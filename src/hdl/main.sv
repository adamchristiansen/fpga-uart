==> flow/design.v <==
`timescale 1ns / 1ps
module main(
    input logic clk,
    input logic rst,
    input logic usb_rx,
    output logic usb_tx);
    localparam int DIVIDER = 868;
    logic [7:0] d;
    logic recv_rdy;
    uart_recv #(.DIVIDER(DIVIDER)) uart_recv(
        .clk(clk),
        .rst(rst),
        .rx(usb_rx),
        .d(d),
        .rdy(recv_rdy)
    );
    uart_send #(.DIVIDER(DIVIDER)) uart_send(
        .clk(clk),
        .rst(rst),
        .d(d),
        .send(recv_rdy),
        .rdy( ),
        .tx(usb_tx)
    );
endmodule
`timescale 1ns / 1ps
module uart_send #(
    parameter int unsigned DIVIDER = 0) (
    input logic clk,
    input logic rst,
    input logic [7:0] d,
    input logic send,
    output logic rdy,
    output logic tx);
    initial begin
        if (DIVIDER < 2) begin
            $error("Expected DIVIDER parameter to be at least 2.");
        end
    end
    logic clr;
    logic baud_clk;
    baud_clk_gen #(.DIVIDER(DIVIDER)) baud_clk_gen(
        .clk(clk),
        .rst(rst),
        .clr(clr),
        .baud_clk_tx(baud_clk),
        .baud_clk_rx( )
    );
    logic [9:0] frame;
    logic send_prev;
    always_ff @(posedge clk) begin
        if (rst) begin
            send_prev <= 1;
        end else begin
            send_prev <= send;
        end
    end
    int i;
    localparam int START_I = 0;
    localparam int DONE_I  = 10;
    localparam int WAIT_I  = 11;
    int w;
    localparam int WAIT_COUNT = (3 * DIVIDER) / 4;
    always_ff @(posedge clk) begin
        if (rst) begin
            clr <= 1;
            i   <= WAIT_I;
            rdy <= 1;
            tx  <= 1;
            w   <= WAIT_COUNT;
        end else if (i == WAIT_I) begin
            tx <= 1;
            if (!send_prev && send) begin
                clr   <= 0;
                i     <= START_I;
                frame <= {1'b1, d, 1'b0};
                rdy   <= 0;
                w     <= WAIT_COUNT;
            end
        end else if (i == DONE_I) begin
            clr <= 1;
            i   <= w <= 0 ? WAIT_I : i;
            rdy <= w <= 0 ? 1      : 0;
            w   <= w - 1;
        end else if (baud_clk) begin
            tx <= frame[i];
            i  <= i + 1;
        end
    end
endmodule
module uart_recv #(
    parameter int unsigned DIVIDER = 0) (
    input logic clk,
    input logic rst,
    input logic rx,
    output logic [7:0] d,
    output logic rdy);
    initial begin
        if (DIVIDER < 2) begin
            $error("Expected DIVIDER parameter to be at least 2.");
        end
    end
    logic baud_clk;
    logic clr;
    baud_clk_gen #(.DIVIDER(DIVIDER)) baud_clk_gen(
        .clk(clk),
        .rst(rst),
        .clr(clr),
        .baud_clk_tx( ),
        .baud_clk_rx(baud_clk)
    );
    logic [7:0] recv_byte;
    enum {
        WAITING,
        READ_0,
        READ_1,
        READ_2,
        READ_3,
        READ_4,
        READ_5,
        READ_6,
        READ_7,
        READ_8,
        READ_9
    } state;
    always_ff @(posedge clk) begin
        if (rst) begin
            clr   <= 0;
            d     <= '0;
            rdy   <= 0;
            state <= WAITING;
        end else begin
            case (state)
                WAITING: begin
                    rdy <= 0;
                    clr <= 1;
                    if (~rx) begin
                        state <= READ_0;
                    end
                end
                READ_0: begin
                    clr <= 0;
                    if (baud_clk) begin
                        state <= READ_1;
                    end
                end
                READ_1: if (baud_clk) begin                   
            recv_byte[0] <= rx;                                 
            state  <= READ_2;                         
        end
                READ_2: if (baud_clk) begin                   
            recv_byte[1] <= rx;                                 
            state  <= READ_3;                         
        end
                READ_3: if (baud_clk) begin                   
            recv_byte[2] <= rx;                                 
            state  <= READ_4;                         
        end
                READ_4: if (baud_clk) begin                   
            recv_byte[3] <= rx;                                 
            state  <= READ_5;                         
        end
                READ_5: if (baud_clk) begin                   
            recv_byte[4] <= rx;                                 
            state  <= READ_6;                         
        end
                READ_6: if (baud_clk) begin                   
            recv_byte[5] <= rx;                                 
            state  <= READ_7;                         
        end
                READ_7: if (baud_clk) begin                   
            recv_byte[6] <= rx;                                 
            state  <= READ_8;                         
        end
                READ_8: if (baud_clk) begin                   
            recv_byte[7] <= rx;                                 
            state  <= READ_9;                         
        end
                READ_9: if (baud_clk) begin
                    if (rx) begin
                        d   <= recv_byte;
                        rdy <= 1;
                    end
                    state <= WAITING;
                end
            endcase
        end
    end
endmodule
module baud_clk_gen #(
    parameter int unsigned DIVIDER = 0) (
    input logic clk,
    input logic rst,
    input logic clr,
    output logic baud_clk_tx,
    output logic baud_clk_rx);
    initial begin
        if (DIVIDER < 2) begin
            $error("Expected DIVIDER parameter to be at least 2.");
        end
    end
    localparam int COUNTER_SIZE = $clog2(DIVIDER - 1) + 1;
    typedef logic unsigned [COUNTER_SIZE-1:0] CounterInt;
    localparam CounterInt COUNTER_MAX  = DIVIDER - 1;
    localparam CounterInt COUNTER_ONE  = 1;
    localparam CounterInt COUNTER_HALF = COUNTER_MAX / 2;
    CounterInt counter;
    always_ff @(posedge clk) begin
        if (rst || clr || counter >= COUNTER_MAX) begin
            baud_clk_tx <= 0;
            baud_clk_rx <= 0;
            counter     <= '0;
        end else begin
            baud_clk_tx <= counter == COUNTER_ONE;
            baud_clk_rx <= counter == COUNTER_HALF;
            counter     <= counter + 1;
        end
    end
endmodule
### Reports on main

The steps from the RTL of main to its reports follow in flow order.
Line numbers count from 1 in the design file above.
Cell names lack the library's common part.
Not given: n/a

| inputs | value |
|---|---|
| top module | main |
| clock input | clk |
| standard-cell library | sky130hd |
| corner | tt_025C_1v80 |

### Elaborated design

Counts by Yosys on the flattened word-level netlist (proc, flatten, opt, wreduce; memories kept). Register bits leave out memories and registers merged into their read ports (data or address). Print and check cells are left out. Cells with the same type and inputs are merged into one.

| bit counts | value |
|---|---|
| bits of input ports | 3 |
| flip-flop bits (word level) | 149 |

| operators by class | value |
|---|---|
| bitwise operators | 2 |
| reduce/logical cells | 28 |
| add/subtract/negate cells | 4 |
| magnitude comparators | 3 |
| shift operators | 1 |
| multiplexer cells | 27 |
| equality and inequality tests | 28 |

Operators with widths:

| kind | count |
|---|---|
| 32-bit two-way mux | 19 |
| 32-bit case mux with 11-bit select | 1 |
| 32-bit by 3-bit == test with 1-bit output with constant B | 4 |
| 32-bit by 4-bit == test with 1-bit output with constant B | 3 |
| 32-bit by 2-bit == test with 1-bit output with constant B | 2 |
| 32-bit by 5-bit == test with 1-bit output with constant B | 2 |
| 3-bit AND reduction | 12 |
| 10-bit by 32-bit variable part select with 1-bit output | 1 |
| 32-bit by 1-bit <= comparator with 1-bit output with constant B | 1 |
| 32-bit by 1-bit == test with 1-bit output with constant B | 1 |
| 32-bit by 2-bit adder with 32-bit output with constant B | 1 |
| 32-bit by 2-bit subtractor with 32-bit output with constant B | 1 |
| 32-bit logical NOT | 1 |
| 2-bit inequality test with constant B | 13 |
| 11-bit by 1-bit adder with 11-bit output with constant B | 2 |
| 11-bit by 10-bit >= comparator with 1-bit output with constant B | 2 |
| 12-bit AND reduction | 1 |
| 11-bit by 1-bit == test with 1-bit output with constant B | 1 |
| 11-bit by 9-bit == test with 1-bit output with constant B | 1 |
| 11-bit nonzero test | 1 |
| 2-bit nonzero test | 3 |
| 1-bit two-way mux | 5 |
| 1-bit logical OR | 4 |
| 2-bit AND reduction | 2 |
| 1-bit case mux with 2-bit select | 2 |
| 3-bit by 2-bit inequality test with 1-bit output with constant B | 1 |
| 3-bit nonzero test | 1 |
| 1-bit inverter | 2 |

Other operator kinds: 3; their cells: 3.

### Longest topological paths

Longest topological path by Yosys (ltp), each cell counted once; first at word level (registers and memories cut), then after technology mapping (sequential cells cut; the memories' decode and read muxes count).

| depth | value |
|---|---|
| word-level depth | 4 |
| ABC_AREA | 0 |
| depth in mapped cells | 9 |
| depth with buffers taken out | 9 |

### Netlist

Source: synth_stat.txt of the flow (Yosys; design flattened, memories mapped). It holds for the ABC_AREA given above (unset counts as 0); a run with the other value may have another netlist.
The area totals of this step are shown rounded.

| synthesis totals | value |
|---|---|
| flip-flops | 128 |
| chip area (Yosys) | 5700 um2 |
| cell count | 623 |

Cells by type:

| cell type | count |
|---|---|
| dfxtp_1 | 112 |
| edfxtp_1 | 16 |
| nor2_1 | 85 |
| nand2_1 | 68 |
| a21oi_1 | 39 |
| nand3_1 | 33 |
| xnor2_1 | 18 |
| xor2_1 | 17 |
| mux2i_1 | 12 |
| nor3_1 | 24 |
| ha_1 | 7 |
| or3_1 | 13 |
| nor4_2 | 6 |
| and2_1 | 11 |
| mux2_2 | 6 |
| nand4_1 | 10 |
| clkbuf_1 | 16 |
| o211ai_1 | 8 |

Not listed: further types 42, cells in them 122.
The figures by module come from a second, unflattened synthesis with its own total; it is not the netlist above.

| second synthesis, totals | value |
|---|---|
| cells (unflattened synthesis) | 694 |
| area (unflattened synthesis) | 6100 um2 |

Rows give one instance, submodules left out.

By module:

| module | times used | cells | area (um2) |
|---|---|---|---|
| uart_send (DIVIDER=868) | 1 | 475 | 3900 |
| baud_clk_gen (DIVIDER=868) | 2 | 62 | 580 |
| uart_recv (DIVIDER=868) | 1 | 95 | 1000 |
| main | 1 | 0 | 0.0 |

### Worst setup path after synthesis

Source: OpenSTA report_checks on the synthesized netlist (no wires, ideal clock, input and output delay 20% of the period each), path of least setup slack; recovery checks are left aside. Register names are those of the netlist, which keeps one name where synthesis merged equal registers.

| path post-synthesis | value |
|---|---|
| path kind | flip-flop to flip-flop |
| start point | register uart_send.i[1] |
| end point | register uart_send.frame[1] |
| data required time | 2.210 ns |
| clock period | 2.58 ns |
| path buffers | 2 |
| delay of the path | 2.386 ns |
| library setup time | 0.370 ns |
| path slack | 0.194 ns |
| driving pins on the path | 8 |
| arrival | 2.016 ns |
| period reached after synthesis | 2.386 ns |

"delay of the path" = arrival - input delay + setup time.
"driving pins on the path": output pins that drive a net of the path, with the launching flip-flop's if there is one; two outputs of one cell count as two.
"period reached after synthesis" is the clock period less the worst setup slack; recovery checks do not enter. This is arithmetic on one report: input and output delays are still those of the set period (20% each).
Between the ends stands the longest chain of elaborated cells between them, by number of cells; it is not shown to be the way that was timed. Of several equally long chains one is given.
A line is the first line of the expression or statement that the cell stems from. Yosys adds cells for indexed reads and writes and turns some case tables into memories.
A register here has more assigning lines than the two given.

| between the ends, post-synthesis | value |
|---|---|
| path through | dfxtp_1 -> ha_1 -> clkbuf_1 -> inv_1 -> nor3_1 -> nand3b_1 -> clkbuf_1 -> nor2_1 |
| length of the longest elaborated chain | 2 |
| elaborated cells on any way between the ends | 2 |
| source lines of those cells | 1 |
| those cells by class | 1 x eq/ne; 1 x reduce/logical |

Ends and longest elaborated chain, post-synthesis:

| what | RTL line | source |
|---|---|---|
| start: declaration | 58 | `int i;` |
| start: assignment | 82 | `i   <= w <= 0 ? WAIT_I : i;` |
| start: assignment | 87 | `i  <= i + 1;` |
| 32-bit by 5-bit == test with 1-bit output | 71 | `end else if (i == WAIT_I) begin` |
| 3-bit AND reduction | n/a |  |
| end: assignment | 76 | `frame <= {1'b1, d, 1'b0};` |
| end: declaration | 49 | `logic [9:0] frame;` |

### Path in the finished layout

From the final timing report of run 1: the path of least setup slack in the routed layout; clock arrival at registers is part of the times.

| path post-layout | value |
|---|---|
| path kind | flip-flop to flip-flop |
| start point | register uart_send.w[24] |
| end point | register uart_send.i[3] |
| path buffers | 0 |
| path slack | 0.01 ns |
| arrival | 2.80 ns |
| driving pins on the path | 8 |
| data required time | 2.81 ns |
| clock period | 2.41 ns |
| library setup time | 0.12 ns |

Between the ends stands the longest chain of elaborated cells between them, by number of cells; it is not shown to be the way that was timed. Of several equally long chains one is given.
A register here has more assigning lines than the two given.

| between the ends, post-layout | value |
|---|---|
| path through | dfxtp_1 -> or4_4 -> nand2b_4 -> nor4_4 -> o31ai_4 -> a21oi_4 -> nand2_1 -> a221o_1 |
| length of the longest elaborated chain | 4 |
| elaborated cells on any way between the ends | 6 |
| those cells by class | 1 x compare; 1 x eq/ne; 3 x mux; 1 x reduce/logical |

Ends and longest elaborated chain, post-layout:

| what | RTL line | source |
|---|---|---|
| start: declaration | 62 | `int w;` |
| start: assignment | 70 | `w   <= WAIT_COUNT;` |
| start: assignment | 84 | `w   <= w - 1;` |
| 32-bit by 1-bit <= comparator with 1-bit output | 82 | `i   <= w <= 0 ? WAIT_I : i;` |
| 32-bit two-way mux | 82 |  |
| 32-bit two-way mux | 80 | `end else if (i == DONE_I) begin` |
| 32-bit two-way mux | 71 | `end else if (i == WAIT_I) begin` |
| end: assignment | 82 |  |
| end: assignment | 87 | `i  <= i + 1;` |
| end: declaration | 58 | `int i;` |

Settings and measured results of 2 stored flow runs for module main (sky130hd), not sorted in any way. The constraints put input and output delay at 20% of the set period each and load the outputs with 0.01 pF.
"period achieved" = clock period - worst setup slack. The figure is calculated, with input and output delays left at 20% of the set period.
By "worst setup path time" is meant the share of the clock period that the worst setup path is allowed (20% is reserved at inputs, 20% at outputs), minus its slack. Clock arrival times at its registers enter into it.
"total power after layout" is the tool's figure for a default switching activity; nothing was simulated.
Values from the reports are rounded here.
Settings: -- = not set for that run.

| stored run | period_ns | CORE_UTILIZATION | CAP_MARGIN | CORE_MARGIN | SLEW_MARGIN | SETUP_SLACK_MARGIN | PLACE_DENSITY_LB_ADDON | CELL_PAD_IN_SITES_GLOBAL_PLACEMENT | TNS_END_PERCENT | ABC_AREA | CTS_CLUSTER_DIAMETER | MAX_ROUTING_LAYER | worst setup path time (ns) | worst path kind | period achieved (ns) | post-route worst hold slack (ns) | sum of negative setup slack (ns) | utilization after routing (%) | standard-cell area after layout (um2) | lowest setup slack (ns) | netlist area reported by Yosys (um2) | area inside the die boundary (um2) | total power after layout (mW) |
|---|---|---|---|---|---|---|---|---|---|---|---|---|---|---|---|---|---|---|---|---|---|---|---|
| run 1 | 2.41 | 55 | 20 | 2 | 20 | -- | -- | -- | -- | -- | -- | -- | 2.40 | flip-flop to flip-flop | 2.395 | 0.32 | 0.000 | 66 | 6800 | 0.015 | 5700 | 11000 | 5.4 |
| run 2 | 4.29 | 17 | 20 | 3 | 20 | -0.03 | 0.17 | 0 | 95 | 1 | 221 | met4 | 2.84 | flip-flop to flip-flop | 2.837 | 0.41 | 0.000 | 20 | 7900 | 1.5 | 6800 | 42000 | 4.3 |
